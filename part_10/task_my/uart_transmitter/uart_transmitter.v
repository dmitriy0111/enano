==> flow/design.v <==
interface bus_if (input pclk);
    logic   [31 : 0]    paddr;
    logic   [31 : 0]    pwdata;
    logic   [31 : 0]    prdata;
    logic               pwrite;
    logic               psel;
    logic               penable;
    logic               presetn;
endinterface
module uart_transmitter
(
    input   wire    [0  : 0]    clk,
    input   wire    [0  : 0]    resetn,
    input   wire    [15 : 0]    comp,
    input   wire    [0  : 0]    tr_en,
    input   wire    [7  : 0]    tx_data,
    input   wire    [0  : 0]    req,
    output  reg     [0  : 0]    req_ack,
    output  reg     [0  : 0]    uart_tx
);
    localparam          IDLE_s     = 3'b000,
                        START_s    = 3'b001,
                        TRANSMIT_s = 3'b010,
                        STOP_s     = 3'b011,
                        WAIT_s     = 3'b100;
    wire    [0  : 0]    idle2start;
    wire    [0  : 0]    start2transmit;
    wire    [0  : 0]    transmit2stop;
    wire    [0  : 0]    stop2wait;
    wire    [0  : 0]    wait2idle;
    reg     [15 : 0]    comp_int;
    reg     [7  : 0]    tx_data_int;
    reg     [2  : 0]    state;
    reg     [2  : 0]    next_state;
    reg     [15 : 0]    count;
    reg     [2  : 0]    bit_c;
    assign idle2start       = ( req     == 1'b1 );
    assign start2transmit   = ( count >= comp_int );
    assign transmit2stop    = ( ( count >= comp_int ) && ( bit_c == 3'b111 ) );
    assign stop2wait        = ( count >= comp_int );
    assign wait2idle        = ( req_ack == 1'b1 );
    always @(posedge clk, negedge resetn)
        if( !resetn )
            state <= IDLE_s;
        else
            state <= tr_en ? next_state : IDLE_s;
    always @(*)
    begin
        next_state = state;
        case( state )
            IDLE_s      : next_state = ( idle2start     == 1'b1 ) ? START_s    : state;
            START_s     : next_state = ( start2transmit == 1'b1 ) ? TRANSMIT_s : state;
            TRANSMIT_s  : next_state = ( transmit2stop  == 1'b1 ) ? STOP_s     : state;
            STOP_s      : next_state = ( stop2wait      == 1'b1 ) ? WAIT_s     : state;
            WAIT_s      : next_state = ( wait2idle      == 1'b1 ) ? IDLE_s     : state;
            default     : next_state = IDLE_s;
        endcase
    end
    always @(posedge clk, negedge resetn)
        if( !resetn )
        begin
            comp_int <= 16'h00;
            tx_data_int <= 8'h0;
            count <= 16'h00;
            bit_c <= 3'b000;
            uart_tx <= 1'b1;
            req_ack <= 1'b0;
        end
        else
        begin
            if( tr_en == 1'b1 )
                case( state )
                    IDLE_s      : 
                        begin
                            req_ack <= 1'b0;
                            if( idle2start )
                            begin
                                comp_int <= comp;
                                tx_data_int <= tx_data;
                            end
                        end
                    START_s     : 
                        begin
                            uart_tx <= 1'b0;
                            count <= count + 16'h01;
                            if( start2transmit )
                                count <= 16'h00;
                        end
                    TRANSMIT_s  : 
                        begin
                            uart_tx <= tx_data_int[bit_c];
                            count <= count + 16'h01;
                            if( count >= comp_int )
                            begin
                                count <= 16'h00;
                                bit_c <= bit_c + 3'b001;
                            end
                            if( transmit2stop == 1'b1)
                            begin
                                count <= 16'h00;
                                bit_c <= 3'b000;
                            end
                        end
                    STOP_s      : 
                        begin
                            uart_tx <= 1'b1;
                            count <= count + 16'h01;
                            if( stop2wait )
                                count <= 16'h00;
                        end
                    WAIT_s      : 
                        req_ack <= 1'b1;
                    default     : ;
                endcase
            else
            begin
                comp_int <= 16'h00;
                tx_data_int <= 8'h0;
                count <= 16'h00;
                bit_c <= 3'b000;
                uart_tx <= 1'b1;
                req_ack <= 1'b0;
            end
        end
endmodule  
## Tool chain data of uart_transmitter

The steps from the RTL of uart_transmitter to its reports follow in flow order.
Lines are those of the file above, counted from 1.
Operators: Yosys type, input widths -> output width; for muxes data width and select width s.
Library cell names are shortened.
A cell with -- has no value.

| set-up | value |
|---|---|
| design top | uart_transmitter |
| clock port | clk |
| standard-cell library | sky130hd |
| timing corner | tt_025C_1v80 |

## Word-level counts

Source: Yosys, flattened and elaborated, memories not mapped. Widths are those after wreduce. Registers that Yosys merges into a memory's read port (data or address) are not register bits. Print and check cells do not count. Equal cells are merged and count once.

| bit counts | value |
|---|---|
| bits of input ports | 28 |
| flip-flop bits (word level) | 48 |
| elaborated cells | 58 |

| cells by class | value |
|---|---|
| reductions and logical operators | 6 |
| magnitude comparators | 1 |
| eq/ne operators | 16 |
| shift operators | 1 |
| add/sub/neg operators | 2 |
| muxes and demuxes | 25 |

Operators by type and width:

| operator | count |
|---|---|
| $mux 16 | 6 |
| $pmux 16 s2 | 1 |
| $mux 3 | 10 |
| $mux 8 | 3 |
| $add 16x1->16 const B | 1 |
| $ge 16x16->1 | 1 |
| $ne 3x3->1 const B | 5 |
| $pmux 3 s5 | 1 |
| $shiftx 8x3->1 | 1 |
| $ne 2x1->1 const B | 3 |
| $ne 3x1->1 const B | 2 |
| $eq 3x2->1 const B | 2 |
| $eq 3x3->1 const B | 2 |
| $reduce_and 5->1 | 1 |
| $reduce_and 2->1 | 2 |
| $ne 4x1->1 const B | 1 |
| $add 3x1->3 const B | 1 |
| $eq 3x1->1 const B | 1 |
| $logic_not 3->1 | 1 |
| $pmux 1 s3 | 1 |
| $reduce_or 2->1 | 1 |
| $pmux 1 s2 | 1 |
| $mux 1 | 2 |
| $logic_and 1x1->1 | 1 |

## Longest topological paths

Yosys ltp: most cells in a row. Word level: on the elaborated netlist, between registers, memories and ports. Mapped: between sequential cells and ports; inverters and the memories' decode and read muxes count.

| depth | value |
|---|---|
| depth in word-level cells | 5 |
| ABC_AREA | 0 |
| mapped depth | 9 |
| depth with buffers taken out | 7 |

## Synthesis result

Source: synth_stat.txt of the flow (Yosys; design flattened, memories mapped). It holds for the ABC_AREA given above (unset counts as 0); a run with the other value may have another netlist.
Totals and module areas in this step are rounded.

Cells by type:

| cell | count |
|---|---|
| dfrtp_1 | 48 |
| ha_1 | 19 |
| a22o_1 | 24 |
| xor2_1 | 11 |
| a21oi_2 | 9 |
| nand2_1 | 21 |
| inv_1 | 20 |
| dfstp_2 | 2 |
| a21oi_1 | 10 |
| mux4_2 | 2 |
| nand3_1 | 8 |
| nand4_1 | 6 |
| clkbuf_1 | 8 |
| mux2i_1 | 3 |
| o21ai_0 | 6 |
| a2111oi_4 | 1 |
| or4_2 | 3 |
| xnor2_1 | 3 |

Not listed: further types 25, cells in them 41.

| mapped netlist | value |
|---|---|
| sequential area | 1300 um^2 |
| mapped cells | 245 |
| synthesis area | 2700 um^2 |
| mapped flip-flops | 50 |

## Worst setup path after synthesis

Source: OpenSTA report_checks on the synthesized netlist (no wires, ideal clock, input and output delay 20% of the period each), path of least setup slack; recovery checks are left aside. Register names are those of the netlist, which keeps one name where synthesis merged equal registers.

| timing path post-synthesis | value |
|---|---|
| path type | register to register |
| start point | register count[0] |
| end point | register count[7] |
| stages on the path | 10 |
| data required time | 2.907 ns |
| path delay | 2.200 ns |
| arrival time | 2.127 ns |
| period | 2.98 ns |
| slack | 0.780 ns |
| synthesis period reached | 2.2 ns |

"path delay" = arrival - input delay + setup time.
"stages on the path" counts driving pins, that of a launching flip-flop among them; a cell with two outputs on the path counts twice.
"synthesis period reached" = period - worst setup slack (recovery checks aside). The figure is calculated, with input and output delays left at 20% of the set period.
Between the ends stands the longest chain of elaborated cells between them, by number of cells; it is not shown to be the way that was timed. Of several equally long chains one is given.
A line is the first line of the expression or statement that the cell stems from. Yosys adds cells for indexed reads and writes and turns some case tables into memories.
At most two assigning lines are given for a register; there are more.

| between the ends, post-synthesis | value |
|---|---|
| path through | dfrtp_1 -> inv_1 -> ha_1 -> nand2b_4 -> a2111oi_4 -> nor4b_4 -> or4_1 -> buf_6 -> buf_12 -> a21oi_2 |
| cells in the longest elaborated chain | 5 |
| elaborated cells between the ends (all ways) | 7 |
| classes of those cells | add/sub (1); compare (1); mux (4); reduce/logical (1) |

RTL lines, path post-synthesis:

| element | RTL line | source |
|---|---|---|
| from (decl) | 35 | `reg     [15 : 0]    count;` |
| from (assign) | 85 | `count <= count + 16'h01;` |
| from (assign) | 92 | `count <= count + 16'h01;` |
| $add 16x1->16 | 92 |  |
| $mux 16 | 93 | `if( count >= comp_int )` |
| $mux 16 | 98 | `if( transmit2stop == 1'b1)` |
| $pmux 16 s2 | 72 | `case( state )` |
| $mux 16 | 71 | `if( tr_en == 1'b1 )` |
| to (assign) | 85 |  |
| to (assign) | 92 |  |
| to (decl) | 35 |  |

## Path in the finished layout

Path of least setup slack in the final report of flow run 1 (OpenROAD, finished layout, wires in). Where an end is a register, its clock arrival counts in the times.

| timing path after layout | value |
|---|---|
| path type | register to register |
| start point | register count[13] |
| end point | register count[0] |
| arrival time | 2.60 ns |
| stages on the path | 8 |
| period | 3.07 ns |
| slack | 0.67 ns |
| data required time | 3.26 ns |

Between the ends stands the longest chain of elaborated cells between them, by number of cells; it is not shown to be the way that was timed. Of several equally long chains one is given.
At most two assigning lines are given for a register; there are more.

| between the ends, after layout | value |
|---|---|
| path through | dfrtp_1 -> ha_1 -> nand4_1 -> nor3_1 -> o21a_1 -> or4_1 -> buf_4 -> o21ai_0 |
| cells in the longest elaborated chain | 5 |
| elaborated cells between the ends (all ways) | 6 |
| classes of those cells | compare (1); mux (4); reduce/logical (1) |

RTL lines, path after layout:

| element | RTL line | source |
|---|---|---|
| from (decl) | 35 | `reg     [15 : 0]    count;` |
| from (assign) | 85 | `count <= count + 16'h01;` |
| from (assign) | 92 | `count <= count + 16'h01;` |
| $ge 16x16->1 | 93 | `if( count >= comp_int )` |
| $mux 16 | 93 |  |
| $mux 16 | 98 | `if( transmit2stop == 1'b1)` |
| $pmux 16 s2 | 72 | `case( state )` |
| $mux 16 | 71 | `if( tr_en == 1'b1 )` |
| to (assign) | 85 |  |
| to (assign) | 92 |  |
| to (decl) | 35 |  |

Subject: uart_transmitter on sky130hd, stored results

Hello all,

Design uart_transmitter on sky130hd. What follows are 2 stored runs of the flow, each under its own settings; their order means nothing. The constraints put input and output delay at 20% of the set period each and load the outputs with 0.01 pF.
"clock period reached": clock period set for the run, less the worst setup slack. It is reckoned from that one timing run; input and output delays stay at 20% of the period that was set.
By "critical setup path time" is meant the share of the clock period that the worst setup path is allowed (20% is reserved at inputs, 20% at outputs), minus its slack. Clock arrival times at its registers enter into it.
"power consumption": no workload was simulated; the value follows from the tool's default switching activity.
Values from the reports are rounded here.

#### Flow run 1

| setting | value |
|---|---|
| period_ns | `3.07` |
| CAP_MARGIN | `20` |
| CORE_MARGIN | `2` |
| CORE_UTILIZATION | `40` |
| SLEW_MARGIN | `20` |

| result | value |
|---|---|
| Yosys chip area after synthesis | 2700 um^2 |
| die size | 7400 um^2 |
| standard-cell area after routing | 3200 um^2 |
| utilization after layout | 50 % |
| worst setup slack after layout | 0.67 ns |
| post-route setup TNS | 0.000 ns |
| power consumption | 1700 µW |
| clock period reached | 2.404 ns |
| critical setup path time | 2.40 ns |
| type of the worst setup path | register to register |

#### Flow run 2

| setting | value |
|---|---|
| period_ns | `2.41` |
| CORE_UTILIZATION | `65` |
| PLACE_DENSITY_LB_ADDON | `0.0` |
| CORE_ASPECT_RATIO | `1.04` |
| CORE_MARGIN | `4` |
| CELL_PAD_IN_SITES_DETAIL_PLACEMENT | `1` |
| TNS_END_PERCENT | `10` |
| GPL_ROUTABILITY_DRIVEN | `1` |
| CTS_CLUSTER_DIAMETER | `92` |
| MAX_ROUTING_LAYER | `met4` |
| CAP_MARGIN | `20` |
| SLEW_MARGIN | `20` |

Stopped before the end: placement reported DPL-0033.

Thanks
